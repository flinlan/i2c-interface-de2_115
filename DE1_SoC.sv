==> flow/design.v <==
module DE1_SoC (
    input  logic CLOCK_50,
    input  logic [3:0] KEY,          
    input  logic [17:0] SW,          
    output logic [17:0] LEDR,        
    output logic [8:0] LEDG,         
    output logic [6:0] HEX0,
    output logic [6:0] HEX1,
    output logic [6:0] HEX2,
    output logic [6:0] HEX3,
    output logic [6:0] HEX4,
    output logic [6:0] HEX5,
    output logic [6:0] HEX6,
    output logic [6:0] HEX7,
    input  logic GPIO_0_4,   
    output logic GPIO_0_2,   
    output logic GPIO_0_0,   
    output logic GPIO_0_6    
);
    assign LEDR = SW;   
    logic [26:0] counter;
    always_ff @(posedge CLOCK_50 or negedge KEY[0]) begin
        if (!KEY[0]) 
            counter <= 0;
        else 
            counter <= counter + 1;
    end
    assign LEDG[0] = counter[23];   
    assign LEDG[1] = counter[24];   
    assign LEDG[2] = counter[25];   
    assign LEDG[3] = counter[26];   
    assign LEDG[4] = ~KEY[0];   
    assign LEDG[5] = ~KEY[1];   
    assign LEDG[6] = ~KEY[2];   
    assign LEDG[7] = ~KEY[3];   
    assign LEDG[8] = &(~KEY);    
    assign HEX0 = SW[0] ? 7'b0000000 : 7'b1111111;   
    assign HEX1 = ~SW[7:1];   
    always_comb begin
        case (SW[3:0])
            4'h0: HEX2 = 7'b1000000;  
            4'h1: HEX2 = 7'b1111001;  
            4'h2: HEX2 = 7'b0100100;  
            4'h3: HEX2 = 7'b0110000;  
            4'h4: HEX2 = 7'b0011001;  
            4'h5: HEX2 = 7'b0010010;  
            4'h6: HEX2 = 7'b0000010;  
            4'h7: HEX2 = 7'b1111000;  
            4'h8: HEX2 = 7'b0000000;  
            4'h9: HEX2 = 7'b0010000;  
            4'hA: HEX2 = 7'b0001000;  
            4'hB: HEX2 = 7'b0000011;  
            4'hC: HEX2 = 7'b1000110;  
            4'hD: HEX2 = 7'b0100001;  
            4'hE: HEX2 = 7'b0000110;  
            4'hF: HEX2 = 7'b0001110;  
            default: HEX2 = 7'b1111111;
        endcase
    end
    always_comb begin
        case (SW[7:4])
            4'h0: HEX3 = ~7'b1000000;  
            4'h1: HEX3 = ~7'b1111001;  
            4'h2: HEX3 = ~7'b0100100;  
            4'h3: HEX3 = ~7'b0110000;  
            4'h4: HEX3 = ~7'b0011001;  
            4'h5: HEX3 = ~7'b0010010;  
            4'h6: HEX3 = ~7'b0000010;  
            4'h7: HEX3 = ~7'b1111000;  
            4'h8: HEX3 = ~7'b0000000;  
            4'h9: HEX3 = ~7'b0010000;  
            4'hA: HEX3 = ~7'b0001000;  
            4'hB: HEX3 = ~7'b0000011;  
            4'hC: HEX3 = ~7'b1000110;  
            4'hD: HEX3 = ~7'b0100001;  
            4'hE: HEX3 = ~7'b0000110;  
            4'hF: HEX3 = ~7'b0001110;  
            default: HEX3 = 7'b0000000;
        endcase
    end
    logic [15:0] slow_counter;
    always_ff @(posedge CLOCK_50 or negedge KEY[1]) begin
        if (!KEY[1])
            slow_counter <= 0;
        else if (counter[23:0] == 0)   
            slow_counter <= slow_counter + 1;
    end
    hex_decoder h4(.value(slow_counter[3:0]),   .hex(HEX4));
    hex_decoder h5(.value(slow_counter[7:4]),   .hex(HEX5));
    hex_decoder h6(.value(slow_counter[11:8]),  .hex(HEX6));
    hex_decoder h7(.value(slow_counter[15:12]), .hex(HEX7));
    assign GPIO_0_2 = 1'b0;
    assign GPIO_0_0 = 1'b0;
    assign GPIO_0_6 = 1'b1;
endmodule
module hex_decoder (
    input  logic [3:0] value,
    output logic [6:0] hex
);
    always_comb begin
        case (value)
            4'h0: hex = 7'b1000000;
            4'h1: hex = 7'b1111001;
            4'h2: hex = 7'b0100100;
            4'h3: hex = 7'b0110000;
            4'h4: hex = 7'b0011001;
            4'h5: hex = 7'b0010010;
            4'h6: hex = 7'b0000010;
            4'h7: hex = 7'b1111000;
            4'h8: hex = 7'b0000000;
            4'h9: hex = 7'b0010000;
            4'hA: hex = 7'b0001000;
            4'hB: hex = 7'b0000011;
            4'hC: hex = 7'b1000110;
            4'hD: hex = 7'b0100001;
            4'hE: hex = 7'b0000110;
            4'hF: hex = 7'b0001110;
            default: hex = 7'b1111111;
        endcase
    end
endmodule
# Step by step through the tools: DE1_SoC
# Tool output for the design above, in the order of the flow.
# Lines are those of the file above, counted from 1.
# Library cell names are shortened.
setup:
  design: "DE1_SoC"
  clock: "CLOCK_50"
  cell_library: "sky130hd"
  corner: "tt_025C_1v80"

# Word-level counts
# Counts by Yosys on the flattened word-level netlist (proc, flatten, opt, wreduce; memories kept). Register bits leave out memories and registers merged into their read ports (data or address); mux counts leave out enables and synchronous resets folded into registers. Print and check cells are left out. Cells with the same type and inputs are merged into one.
# Memory sizes are those after Yosys's memory passes, which may raise the word count (mostly to a power of two), join words into wider ones and drop unused or constant bits.
word_totals:
  register_bits: 43
  rom_bits: 672
  memories: 6
  inputBits: 24
  wordCells: 19
memory_table:
  columns: ["name", "size", "word_bits", "read_ports", "wr", "line", "text"]
  rows:
  - ["(name not given)", 16, 7, 1, 0, 61, "case (SW[7:4])"]
  - ["(name not given)", 16, 7, 1, 0, 40, "case (SW[3:0])"]
  - ["(name not given)", 16, 7, 1, 0, 101, "case (value)"]
  - ["(name not given)", 16, 7, 1, 0, 101, null]
  - ["(name not given)", 16, 7, 1, 0, 101, null]
  - ["(name not given)", 16, 7, 1, 0, 101, null]
classes:
  add_sub_neg: 2
  n_mux: 1
  logic: 6
  reduce_and_logical: 2
op_table:
  columns: ["op", "n"]
  rows:
  - ["adder 27 x 1 -> 27 bit with constant B", 1]
  - ["logical NOT 24 bit", 1]
  - ["adder 16 x 1 -> 16 bit with constant B", 1]
  - ["NOT 7 bit", 1]
  - ["2-to-1 mux 7 bit", 1]
  - ["NOT 1 bit", 4]
  - ["NOT 4 bit", 1]
  - ["AND reduction 4 bit", 1]

# Logic depth
# Depth = most cells in a row (Yosys ltp): at word level without a register or memory, in the mapped netlist without a sequential cell, where the memories' decode and read muxes count.
logic_depth:
  ltp_word: 2
  abc_area: 0
  depth_mapped: 7

# Synthesis result
# Source: synth_stat.txt of the flow (Yosys; design flattened, memories mapped). It holds for the ABC_AREA given above (unset counts as 0); a run with the other value may have another netlist.
# The area totals of this step are shown rounded.
mapped:
  cells: 432
  yosys_area_um2: 3812
  sequential_area_um2: 1076
  flip_flops: 43
  buf_cells: 52
by_type:
  columns: ["type", "n"]
  rows:
  - ["dfrtp_1", 43]
  - ["ha_1", 39]
  - ["buf_4", 31]
  - ["xnor2_1", 22]
  - ["xor2_1", 18]
  - ["nand2_1", 35]
  - ["o21ai_0", 26]
  - ["mux2i_1", 12]
  - ["inv_1", 30]
  - ["a21oi_1", 16]
  - ["nor2_1", 21]
  - ["nand3_1", 15]
  - ["nor3_1", 13]
  - ["nor4_4", 3]
  - ["nand4_1", 10]
  - ["and3_1", 8]
  - ["nor2b_1", 8]
  - ["nor4_1", 8]
# Other cell types: 28; their cells: 74.
# The figures by module come from a second, unflattened synthesis with its own total; it is not the netlist above.
hier_totals:
  cells_unflattened: 413
  area_unflattened_um2: 3847
# Each row is one instance without its submodules.
by_module:
  columns: ["mod", "n_inst", "cells", "mod_area_um2", "mod_seq_area_um2"]
  rows:
  - ["DE1_SoC", 1, 285, 2746, 1076]
  - ["hex_decoder", 4, 32, 275.3, 0.0]

# Timing after synthesis
# Path of least setup slack by OpenSTA after synthesis, without wires, with an ideal clock, recovery checks aside; 20% of the period is set as input and as output delay. Where synthesis merged equal registers, the netlist keeps one of their names.
synth_path:
  kind: "input-to-output"
  from: "input SW[0]"
  to: "output HEX2[3]"
  tclk_ns: 2.65
  arrival_ns: 1.439
  t_required_ns: 2.120
  slack_ns: 0.681
  path_delay_ns: 0.909
  driving_pins: 5
  path_buffers: 0
  period_less_setup_slack_ns: 1.969
# "path_delay_ns" is the arrival time less input delay plus setup time.
# A path that ends at an output port has no setup time.
# "driving_pins": output pins that drive a net of the path, with the launching flip-flop's if there is one; two outputs of one cell count as two.
# "period_less_setup_slack_ns" = period - worst setup slack (recovery checks aside). The figure is calculated, with input and output delays left at 20% of the set period.
# The rows between start and end are the longest chain of elaborated cells between them; the timing report does not say that the signal goes this way. Where chains are equally long, one stands for them.
# A line is the first line of the expression or statement that the cell stems from. Yosys adds cells for indexed reads and writes and turns some case tables into memories.
# The chain passes a memory read, where the word-level depth is cut; so it can be longer than that depth.
synth_via:
  path_cell_list: "inv_1 ha_1 nor2_1 nor3_1 a31oi_1"
  elab_chain_len: 1
  cone_cells: 1
  cone_classes: "memory: 1"
synth_rtl:
  columns: ["element", "line", "text"]
  rows:
  - ["start, declared", 4, "input  logic [17:0] SW,"]
  - ["memory (16 x 7 bit)", 40, "case (SW[3:0])"]
  - ["end, declared", 9, "output logic [6:0] HEX2,"]

# Worst path after layout
# Path of least setup slack in the final report of run 1 (OpenROAD, finished layout, wires in). Where an end is a register, its clock arrival counts in the times.
layout_path:
  kind: "input-to-output"
  from: "input SW[5]"
  to: "output HEX3[1]"
  tclk_ns: 2.93
  arrival_ns: 2.21
  t_required_ns: 2.34
  slack_ns: 0.13
  driving_pins: 7
  path_buffers: 2
# The rows between start and end are the longest chain of elaborated cells between them; the timing report does not say that the signal goes this way. Where chains are equally long, one stands for them.
# The chain passes a memory read, where the word-level depth is cut; so it can be longer than that depth.
layout_via:
  path_cell_list: "clkdlybuf4s50_1 inv_1 ha_1 nand2_1 nor2_1 a21oi_1 clkdlybuf4s50_1"
  elab_chain_len: 1
  cone_cells: 1
  cone_classes: "memory: 1"
layout_rtl:
  columns: ["element", "line", "text"]
  rows:
  - ["start, declared", 4, "input  logic [17:0] SW,"]
  - ["memory (16 x 7 bit)", 61, "case (SW[7:4])"]
  - ["end, declared", 10, "output logic [6:0] HEX3,"]

# Flow measurements of DE1_SoC on sky130hd: 2 stored runs with different settings, listed in no order. Input and output delays are each 20% of the period that was set; the output load is 0.01 pF.
# "period_less_ws_ns" is the run's clock period less its worst setup slack. It is reckoned from that one timing run; input and output delays stay at 20% of the period that was set.
# "worst_path_time_ns" is the time allowed to the run's worst setup path (the clock period less input and output delay, where it has them) less its slack. Clock arrival times count: a late capture clock shortens it, a late launch clock lengthens it.
# "total_power_uw": no workload was simulated; the value follows from the tool's default switching activity.
# The measured numbers are rounded.
runs:
  - name: "run 1"
    settings:
      period_ns: 2.93
      CORE_UTILIZATION: 15
      PLACE_DENSITY_LB_ADDON: 0.14
      HOLD_SLACK_MARGIN: 0.25
      CORE_ASPECT_RATIO: 1.02
      CORE_MARGIN: 8
      CELL_PAD_IN_SITES_GLOBAL_PLACEMENT: 3
      TNS_END_PERCENT: 10
      GPL_ROUTABILITY_DRIVEN: 0
      CAP_MARGIN: 20
      SLEW_MARGIN: 20
    results:
      ys_area_um2: 3812
      die_footprint_um2: 30770
      util_pct: 20.5
      fin_ws_ns: 0.130
      total_power_uw: 1349
      period_less_ws_ns: 2.800
      worst_path_time_ns: 1.63
      worst_path_kind: "input-to-output"
  - name: "run 2"
    settings:
      period_ns: 1.34
      CORE_UTILIZATION: 19
      SETUP_SLACK_MARGIN: 0.29
      PLACE_DENSITY_LB_ADDON: 0.01
      CORE_ASPECT_RATIO: 1.76
      CORE_MARGIN: 7
      ABC_AREA: 1
      MAX_ROUTING_LAYER: "met5"
      CAP_MARGIN: 20
      SLEW_MARGIN: 20
    results:
      ys_area_um2: 4010
      die_footprint_um2: 25530
      util_pct: 43.7
      fin_ws_ns: -0.504
      total_power_uw: 3686
      period_less_ws_ns: 1.844
      worst_path_time_ns: 1.58
      worst_path_kind: "reg-to-output"
