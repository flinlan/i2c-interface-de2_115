==> flow/design.v <==
module spi_master (
    input  logic CLOCK_50,       
    input  logic RESET_N,        
    input  logic MISO,           
    output logic MOSI,           
    output logic SCLK,           
    output logic SS_N,           
    output logic [6:0] HEX0      
);
    localparam CLK_FREQ = 50_000_000;  
    localparam SPI_FREQ = 500_000;     
    localparam CLK_DIV = CLK_FREQ / (2 * SPI_FREQ);  
    typedef enum logic [2:0] {IDLE, INIT, SETUP, SHIFT, SAMPLE, DONE} state_t;
    state_t state;
    logic [7:0] tx_data;         
    logic [7:0] rx_data;         
    logic [3:0] bit_cnt;         
    logic [15:0] clk_cnt;        
    logic transfer_done;         
    logic spi_clk_edge;          
    logic [3:0] hex_value;       
    always_comb begin
        case (hex_value)
            4'h0: HEX0 = 7'b1000000;  
            4'h1: HEX0 = 7'b1111001;  
            4'h2: HEX0 = 7'b0100100;  
            4'h3: HEX0 = 7'b0110000;  
            4'h4: HEX0 = 7'b0011001;  
            4'h5: HEX0 = 7'b0010010;  
            4'h6: HEX0 = 7'b0000010;  
            4'h7: HEX0 = 7'b1111000;  
            4'h8: HEX0 = 7'b0000000;  
            4'h9: HEX0 = 7'b0010000;  
            4'hA: HEX0 = 7'b0001000;  
            4'hB: HEX0 = 7'b0000011;  
            4'hC: HEX0 = 7'b1000110;  
            4'hD: HEX0 = 7'b0100001;  
            4'hE: HEX0 = 7'b0000110;  
            4'hF: HEX0 = 7'b0001110;  
            default: HEX0 = 7'b1111111;  
        endcase
    end
    always_ff @(posedge CLOCK_50 or negedge RESET_N) begin
        if (!RESET_N) begin
            clk_cnt <= 0;
            spi_clk_edge <= 0;
        end else begin
            if (state == IDLE || state == DONE) begin
                clk_cnt <= 0;
                spi_clk_edge <= 0;
            end else if (clk_cnt == CLK_DIV - 1) begin
                clk_cnt <= 0;
                spi_clk_edge <= 1;
            end else begin
                clk_cnt <= clk_cnt + 1;
                spi_clk_edge <= 0;
            end
        end
    end
    always_ff @(posedge CLOCK_50 or negedge RESET_N) begin
        if (!RESET_N) begin
            state <= IDLE;
            MOSI <= 0;
            SCLK <= 0;
            SS_N <= 1;
            bit_cnt <= 0;
            tx_data <= 8'h55;  
            rx_data <= 0;
            transfer_done <= 0;
            hex_value <= 4'h0;  
        end else begin
            case (state)
                IDLE: begin
                    SCLK <= 0;
                    SS_N <= 1;
                    bit_cnt <= 0;
                    MOSI <= 0;
                    if (!transfer_done) begin
                        state <= INIT;
                        tx_data <= 8'h55;  
                    end
                end
                INIT: begin
                    SS_N <= 0;  
                    if (spi_clk_edge) begin
                        state <= SETUP;
                    end
                end
                SETUP: begin
                    MOSI <= tx_data[7];
                    if (spi_clk_edge) begin
                        state <= SHIFT;
                    end
                end
                SHIFT: begin
                    SCLK <= 1;
                    if (spi_clk_edge) begin
                        state <= SAMPLE;
                    end
                end
                SAMPLE: begin
                    SCLK <= 0;
                    rx_data <= {rx_data[6:0], MISO};  
                    if (spi_clk_edge) begin
                        bit_cnt <= bit_cnt + 1;
                        if (bit_cnt == 7) begin
                            state <= DONE;
                        end else begin
                            tx_data <= {tx_data[6:0], 1'b0};  
                            state <= SETUP;
                        end
                    end
                end
                DONE: begin
                    SCLK <= 0;
                    SS_N <= 1;
                    MOSI <= 0;
                    transfer_done <= 1;
                    if (rx_data == 8'hAA) begin
                        hex_value <= 4'hA;  
                    end else if (rx_data == 8'h55) begin
                        hex_value <= 4'h5;  
                    end else begin
                        hex_value <= rx_data[3:0];  
                    end
                    if (spi_clk_edge) begin
                        state <= IDLE;
                    end
                end
                default: state <= IDLE;
            endcase
        end
    end
endmodule
# == Step by step through the tools: spi_master ==
# The steps from the RTL of spi_master to its reports follow in flow order.
# Lines are those of the file above, counted from 1.
# Library cell names are shortened.
# The mark n/a stands for no value.
# design
design,spi_master
clock_port,CLOCK_50
lib,sky130hd
pvt_corner,tt_025C_1v80

# == Word-level counts ==
# Counts by Yosys on the flattened word-level netlist (proc, flatten, opt, wreduce; memories kept). Register bits leave out memories and registers merged into their read ports (data or address). Print and check cells are left out. Cells with the same type and inputs are merged into one.
# Memory sizes are those after Yosys's memory passes, which may raise the word count (mostly to a power of two), join words into wider ones and drop unused or constant bits.
# bits
input_bits,3
memories,1
rom_bits,112
ff_bits,48
# memory_table
memory,size,width,read_ports,write_ports,line,text
(no name shown),16,7,1,0,23,case (hex_value)
# op_classes
muxes,23
equal,16
add_sub_neg,2
reduce_and_logical,11
# ops
cell,count
2-to-1 mux 16 bit,2
2-to-1 mux 8 bit,3
2-to-1 mux 3 bit,7
parallel mux 3 bit (select 6 bit),1
adder 16 x 1 -> 16 bit (second input constant),1
== test 16 x 6 -> 1 bit (second input constant),1
parallel mux 8 bit (select 2 bit),1
!= test 2 bit (second input constant),7
2-to-1 mux 4 bit,3
nonzero test 2 bit,4
== test 8 x 7 -> 1 bit (second input constant),1
== test 8 bit (second input constant),1
parallel mux 4 bit (select 2 bit),1
== test 3 x 2 -> 1 bit (second input constant),2
== test 3 bit (second input constant),2
AND reduction 6 bit,1
parallel mux 1 bit (select 2 bit),3
adder 4 x 1 -> 4 bit (second input constant),1
== test 4 x 3 -> 1 bit (second input constant),1
AND reduction 4 bit,1
== test 3 x 1 -> 1 bit (second input constant),1
logical NOT 3 bit,1
OR reduction 3 bit,1
AND reduction 2 bit,1
OR reduction 2 bit,1
2-to-1 mux 1 bit,2
logical OR 1 bit,1

# == Longest topological paths ==
# Yosys ltp: most cells in a row. Word level: on the elaborated netlist, between registers, memories and ports. Mapped: between sequential cells and ports; inverters and the memories' decode and read muxes count.
# depth
ltp_word,4
abc_area,0
mapped_depth,7
ltp_nobuf,6

# == Mapped cells and area ==
# The flow's flattened synthesis, as Yosys stat reports it; memories are mapped. The netlist is that of the ABC_AREA named above (0 if unset); the other value can give another one.
# The area totals of this step are shown rounded.
# synth_totals
seq_area_um2,1184
yosys_area_um2,2374
flip_flops,47
cell_count,223
# by_type
cell,count,type_area_um2
dfrtp_1,41,1.03E+03
dfstp_2,6,157.651
ha_1,9,112.608
mux2_2,10,112.608
nor2_1,27,101.347
xor2_1,11,96.342
o21ai_0,13,65.062
a22o_1,6,52.55
nand2_1,14,52.55
a21oi_1,10,50.048
mux2i_1,5,50.048
o221a_2,4,45.043
nand4_1,7,43.792
nor2b_1,6,37.536
xnor2_1,4,35.034
a221o_1,3,30.029
inv_1,8,30.029
nand3_1,5,25.024
# Not listed: further types 20, cells in them 34.

# == Path before layout ==
# Path of least setup slack by OpenSTA after synthesis, without wires, with an ideal clock, recovery checks aside; 20% of the period is set as input and as output delay. Where synthesis merged equal registers, the netlist keeps one of their names.
# synth_timing
path_kind,register to output
start,register hex_value[1]
end,output port HEX0[0]
required_time_ps,1416
path_buffers,0
period_ps,1770
path_stages,6
setup_slack_ps,29
arrival_ps,1387
path_delay_ps,1387
out_delay_ps,354
synth_period_reached_ps,1741
# "path_delay_ps" is the arrival time less input delay plus setup time.
# At an output port there is no setup time.
# "path_stages" counts driving pins, that of a launching flip-flop among them; a cell with two outputs on the path counts twice.
# "synth_period_reached_ps" is the clock period less the worst setup slack; recovery checks do not enter. This is arithmetic on one report: input and output delays are still those of the set period (20% each).
# The rows between start and end are the longest chain of elaborated cells between them; the timing report does not say that the signal goes this way. Where chains are equally long, one stands for them.
# Each line given opens the expression or statement behind the cell; cells for indexed reads and writes are added by Yosys, which also makes memories of some case tables.
# The chain passes a memory read, where the word-level depth is cut; so it can be longer than that depth.
# A register here has more assigning lines than the two given.
# synth_between
cell_sequence,dfrtp_1 -> inv_1 -> ha_1 -> nor2b_1 -> or3b_2 -> o21ai_0
elab_chain_cells,1
# synth_lines
item,line,text
start: declaration,21,logic [3:0] hex_value;
start: assignment,70,hex_value <= 4'h0;
start: assignment,124,hex_value <= rx_data[3:0];
memory read (16 x 7 bit),23,case (hex_value)
end: declaration,8,output logic [6:0] HEX0

# == Path in the finished layout ==
# Path of least setup slack in the final report of run 2 (OpenROAD, finished layout, wires in). Where an end is a register, its clock arrival counts in the times.
# The report prints the path's times to 10 ps; the period is as set.
# layout_timing
path_kind,register to output
start,register hex_value[1]
end,output port HEX0[3]
required_time_ps,1200
path_buffers,2
period_ps,1500
setup_slack_ps,-530
path_stages,7
out_delay_ps,300
arrival_ps,1730
# The rows between start and end are the longest chain of elaborated cells between them; the timing report does not say that the signal goes this way. Where chains are equally long, one stands for them.
# The chain passes a memory read, where the word-level depth is cut; so it can be longer than that depth.
# A register here has more assigning lines than the two given.
# layout_between
cell_sequence,dfrtp_1 -> inv_2 -> buf_6 -> ha_4 -> inv_2 -> mux4_2 -> buf_6
elab_chain_cells,1
# layout_lines
item,line,text
start: declaration,21,logic [3:0] hex_value;
start: assignment,70,hex_value <= 4'h0;
start: assignment,124,hex_value <= rx_data[3:0];
memory read (16 x 7 bit),23,case (hex_value)
end: declaration,8,output logic [6:0] HEX0

# Top module spi_master; platform sky130hd; tools Yosys and OpenROAD; 2 stored runs in no particular order. Input and output delays are each 20% of the period that was set; the output load is 0.01 pF.
# "period_less_ws_ps" means the clock period less the worst setup slack. The figure is calculated, with input and output delays left at 20% of the set period.
# "timing.worst_path_ps" = time allowed to the worst setup path (clock period - input delay - output delay, where it has them) - its slack; a late launch clock adds to it, a late capture clock takes from it.
# "fin_power_w": no workload was simulated; the value follows from the tool's default switching activity.
# "timing.worst_path_ps" is known to 10 ps.
# Results are given in rounded form.
# A setting shown as . is not set for that run.
# Results: . = not shown.
item,run 1,run 2
period_ns,1.2,1.5
CORE_UTILIZATION,57,40
PLACE_DENSITY_LB_ADDON,0.23,.
CELL_PAD_IN_SITES_GLOBAL_PLACEMENT,3,.
GPL_TIMING_DRIVEN,1,.
CTS_CLUSTER_SIZE,63,.
CAP_MARGIN,20,20
CORE_MARGIN,2,2
SLEW_MARGIN,20,20
finish.stdcell_area_um2,.,3082
fin_power_w,.,0.002024
final_util_pct,.,53.0
synthArea_um2,.,2374
design_die_area_um2,.,6566
period_less_ws_ps,.,2030
hold_ws_ps,.,476
timing.setup.tns_ps,.,-2589
ws_setup_ps,.,-530
timing.worst_path_ps,.,1730
path_kind,.,register to output
# Run 1: unfinished; error FLW-0024 in placement
